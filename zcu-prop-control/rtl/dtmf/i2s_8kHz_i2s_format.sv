==> flow/design.v <==
module i2s_8kHz_i2s_format
(
	input	wire			mclk,
	input	wire			rst,
	output	reg				lrclk,
	output	reg				bclk,
	output	reg				sdout,
	input	wire			sdin,
	output	reg				pdout_ack,
	input	wire	[31:0]	pdout_l,
	input	wire	[31:0]	pdout_r,
	output	reg				pdin_req,
	output	reg		[31:0]	pdin_l,
	output	reg		[31:0]	pdin_r
);
reg [10:0] lrclk_divider;
reg [4:0] bclk_divider;
reg [5:0] bit_number;
reg [63:0] pdout;
reg [63:0] pdin;
always @ (posedge mclk)
begin
	if (rst)
	begin
		lrclk_divider <= 1535;
		bclk_divider <= 23;
		bit_number <= 0;
		lrclk <= 0;
		bclk <= 0;
		sdout <= 0;
		pdout <= 0;
		pdout_ack <= 0;
		pdin <= 0;
		pdin_req <= 0;
		pdin_l <= 0;
		pdin_r <= 0;
	end
	else
	begin
		if (lrclk_divider == 1535)
		begin
			lrclk_divider <= 0;
		end
		else
		begin
			lrclk_divider <= lrclk_divider + 1;
		end
		if (lrclk_divider == 23)
		begin
			bclk_divider <= 0;
			bit_number <= 63;
			pdout <= { pdout_l, pdout_r };
			pdout_ack <= 1;
		end
		else if (bclk_divider == 23)
		begin
			bclk_divider <= 0;
			bit_number <= bit_number - 1;
			pdout_ack <= 0;
		end
		else
		begin
			bclk_divider <= bclk_divider + 1;
			pdout_ack <= 0;
		end
		if (lrclk_divider == 0)
		begin
			lrclk <= 0;
		end
		else if (lrclk_divider == 767)
		begin
			lrclk <= 1;
		end
		if (bclk_divider == 0)
		begin
			bclk <= 0;
		end
		else if (bclk_divider == 11)
		begin
			bclk <= 1;
		end
		sdout <= pdout[bit_number];
		if (bclk_divider == 12)
		begin
			pdin <= { pdin[62:0], sdin };
		end
		if (lrclk_divider == 23)
		begin
			pdin_req <= 1;
			pdin_l <= pdin[63:32];	
			pdin_r <= pdin[31: 0];	
		end
		else
		begin
			pdin_req <= 0;
		end
	end
end
endmodule
# Reports on i2s_8kHz_i2s_format

What the tools print for i2s_8kHz_i2s_format, step after step.
Line numbers count from 1 in the design file above.
Cell names lack the library's common part.
A cell with - has no value.

Design top: i2s_8kHz_i2s_format
Clock: mclk
Cell library: sky130hd
Timing corner: tt_025C_1v80

# After elaboration

Yosys after proc, flatten, opt, wreduce and memory -nomap, before mapping. Memory bits, and registers merged into a memory's read port (data or address), are not among the register bits. Print and check cells are not counted. Equal cells are merged and count once.

Flip-flop bits (word level): 218
Output and inout bits: 69

Add/subtract/negate cells: 3
Equality and inequality tests: 6
Shift operators: 1
Muxes and demuxes: 6
Reduce/logical cells: 7

Operators with widths:

| cell                                                   | count |
| indexed select 64 x 6 -> 1 bit                         | 1 |
| two-way mux 6 bit                                      | 2 |
| adder 11 x 1 -> 11 bit (second input constant)         | 1 |
| equality test 11 x 10 -> 1 bit (second input constant) | 1 |
| equality test 11 bit (second input constant)           | 1 |
| equality test 11 x 5 -> 1 bit (second input constant)  | 1 |
| logical NOT 11 bit                                     | 1 |
| two-way mux 11 bit                                     | 1 |
| equality test 5 x 4 -> 1 bit (second input constant)   | 2 |
| two-way mux 5 bit                                      | 2 |
| OR reduction 2 bit                                     | 3 |
| subtractor 6 x 1 -> 6 bit (second input constant)      | 1 |
| adder 5 x 1 -> 5 bit (second input constant)           | 1 |
| equality test 5 bit (second input constant)            | 1 |
| logical NOT 5 bit                                      | 1 |
| OR reduction 3 bit                                     | 1 |
| nonzero test 2 bit                                     | 1 |
| two-way mux 1 bit                                      | 1 |

# Logic depth

Yosys ltp: most cells in a row. Word level: on the elaborated netlist, between registers, memories and ports. Mapped: between sequential cells and ports; inverters and the memories' decode and read muxes count.

Word-level depth: 3
ABC_AREA: 0
Gate-level depth with buffers: 8
Depth with buffers taken out: 6

# Netlist

Source: synth_stat.txt of the flow (Yosys; design flattened, memories mapped). It holds for the ABC_AREA given above (unset counts as 0); a run with the other value may have another netlist.
Totals and module areas in this step are rounded.

Mapped cells: 1025
Mapped area: 0.00835 mm2
Sequential part of the area: 0.00436 mm2
Flip-flop cells: 218
Buffers: 78

Cells by type:

| cell     | count |
| dfxtp_1  | 218 |
| nand2_1  | 393 |
| a21oi_1  | 210 |
| mux4_2   | 11 |
| clkbuf_1 | 53 |
| buf_6    | 12 |
| mux2i_1  | 11 |
| o21bai_1 | 9 |
| ha_1     | 5 |
| xnor2_1  | 7 |
| nor2_1   | 12 |
| xor2_1   | 5 |
| inv_1    | 10 |
| buf_2    | 6 |
| a311oi_1 | 3 |
| and4_1   | 3 |
| a31oi_1  | 4 |
| nor3_1   | 5 |

Other cell types: 23; their cells: 48.

# Timing after synthesis

Source: OpenSTA report_checks on the synthesized netlist (no wires, ideal clock, input and output delay 20% of the period each), path of least setup slack; recovery checks are left aside. Register names are those of the netlist, which keeps one name where synthesis merged equal registers.

Path type: register to register
Start point: register lrclk_divider[6]
End point: register pdin_l[24]
Period: 2.79 ns
Setup time: 0.132 ns
Time at the first pin: 0.000 ns
Data arrival time: 1.741 ns
Required time: 2.658 ns
Slack: 0.916 ns
Path delay: 1.873 ns
Stages on the path: 8
Synthesis period reached: 1.874 ns

"path delay" = arrival - input delay + setup time.
"stages on the path" counts driving pins, that of a launching flip-flop among them; a cell with two outputs on the path counts twice.
"synthesis period reached" = period - worst setup slack (recovery checks aside). The figure is calculated, with input and output delays left at 20% of the set period.
The rows between start and end are the longest chain of elaborated cells between them; the timing report does not say that the signal goes this way. Where chains are equally long, one stands for them.
A line is the first line of the expression or statement that the cell stems from. Yosys adds cells for indexed reads and writes and turns some case tables into memories.
At most two assigning lines are given for a register; there are more.

Cell sequence: dfxtp_1 > or4_1 > nor4_2 > nand4_1 > clkbuf_1 > clkbuf_1 > nand2_1 > a21oi_1
Length of the longest elaborated chain: 1

Ends and longest elaborated chain, post-synthesis:

| item                          | RTL line | source |
| from (decl)                   | 16       | `reg [10:0] lrclk_divider;` |
| from (assign)                 | 25       | `lrclk_divider <= 1535;` |
| from (assign)                 | 46       | `lrclk_divider <= lrclk_divider + 1;` |
| equality test 11 x 5 -> 1 bit | 87       | `if (lrclk_divider == 23)` |
| to (assign)                   | 35       | `pdin_l <= 0;` |
| to (assign)                   | 90       | `pdin_l <= pdin[63:32];` |
| to (decl)                     | 13       | `output reg [31:0] pdin_l,` |

# Path in the finished layout

From the final timing report of stored run 2: the path of least setup slack in the routed layout; clock arrival at registers is part of the times.

Path type: register to register
Start point: register lrclk_divider[6]
End point: register pdin_l[16]
Period: 2.3 ns
Setup time: 0.07 ns
Time at the first pin: 0.53 ns
Data arrival time: 2.57 ns
Required time: 2.77 ns
Slack: 0.20 ns
Stages on the path: 7

The rows between start and end are the longest chain of elaborated cells between them; the timing report does not say that the signal goes this way. Where chains are equally long, one stands for them.
At most two assigning lines are given for a register; there are more.

Cell sequence: dfxtp_1 > or4_1 > nor4_2 > and4_4 > buf_12 > nand2_1 > a21oi_1
Length of the longest elaborated chain: 1

Ends and longest elaborated chain, after layout:

| item                          | RTL line | source |
| from (decl)                   | 16       | `reg [10:0] lrclk_divider;` |
| from (assign)                 | 25       | `lrclk_divider <= 1535;` |
| from (assign)                 | 46       | `lrclk_divider <= lrclk_divider + 1;` |
| equality test 11 x 5 -> 1 bit | 87       | `if (lrclk_divider == 23)` |
| to (assign)                   | 35       | `pdin_l <= 0;` |
| to (assign)                   | 90       | `pdin_l <= pdin[63:32];` |
| to (decl)                     | 13       | `output reg [31:0] pdin_l,` |

Wiki page: i2s_8kHz_i2s_format / flow data

Measured data: module i2s_8kHz_i2s_format, platform sky130hd, 2 stored runs of the flow under differing settings, order arbitrary. Input and output delays are each 20% of the period that was set; the output load is 0.01 pF.
"clock period achieved" is the run's clock period less its worst setup slack. It is reckoned from that one timing run; input and output delays stay at 20% of the period that was set.
"time used up by the worst setup path" means the part of the period allowed to the worst setup path (the constraints hold back 20% at inputs and 20% at outputs) less its slack; where the path has registers, the arrival times of their clocks count too.
"total power of the final layout" rests on the timing tool's default activity at the inputs, not on a simulated workload.
Measured values are rounded.
Settings: - = not set for that run.
Among the results, - means that no value is shown for the run.

| item                                      | stored run 1 | stored run 2         |
| period_ns                                 | 2.99         | 2.3                  |
| CORE_UTILIZATION                          | 59           | 19                   |
| PLACE_DENSITY_LB_ADDON                    | 0.22         | 0.15                 |
| CELL_PAD_IN_SITES_GLOBAL_PLACEMENT        | 3            | -                    |
| CELL_PAD_IN_SITES_DETAIL_PLACEMENT        | 0            | 2                    |
| TNS_END_PERCENT                           | 100          | -                    |
| CTS_CLUSTER_SIZE                          | 78           | -                    |
| CTS_CLUSTER_DIAMETER                      | 210          | -                    |
| SLEW_MARGIN                               | 0            | 15                   |
| MIN_ROUTING_LAYER                         | met1         | -                    |
| CAP_MARGIN                                | 20           | 35                   |
| CORE_MARGIN                               | 2            | 2                    |
| HOLD_SLACK_MARGIN                         | -            | 0.08                 |
| GPL_ROUTABILITY_DRIVEN                    | -            | 1                    |
| die footprint (mm2)                       | -            | 0.0456               |
| total power of the final layout (uW)      | -            | 9830                 |
| final worst hold slack (ns)               | -            | 0.360                |
| setup slack of the critical path (ns)     | -            | 0.196                |
| chip area after synthesis (Yosys) (mm2)   | -            | 0.00835              |
| final design utilization (%)              | -            | 26.0                 |
| time used up by the worst setup path (ns) | -            | 2.10                 |
| worst path kind                           | -            | register to register |
| clock period achieved (ns)                | -            | 2.104                |
| standard-cell area after layout (mm2)     | -            | 0.0112               |
| total negative setup slack (ns)           | -            | 0.000                |

Stored run 1: no final report: placement broke off with FLW-0024
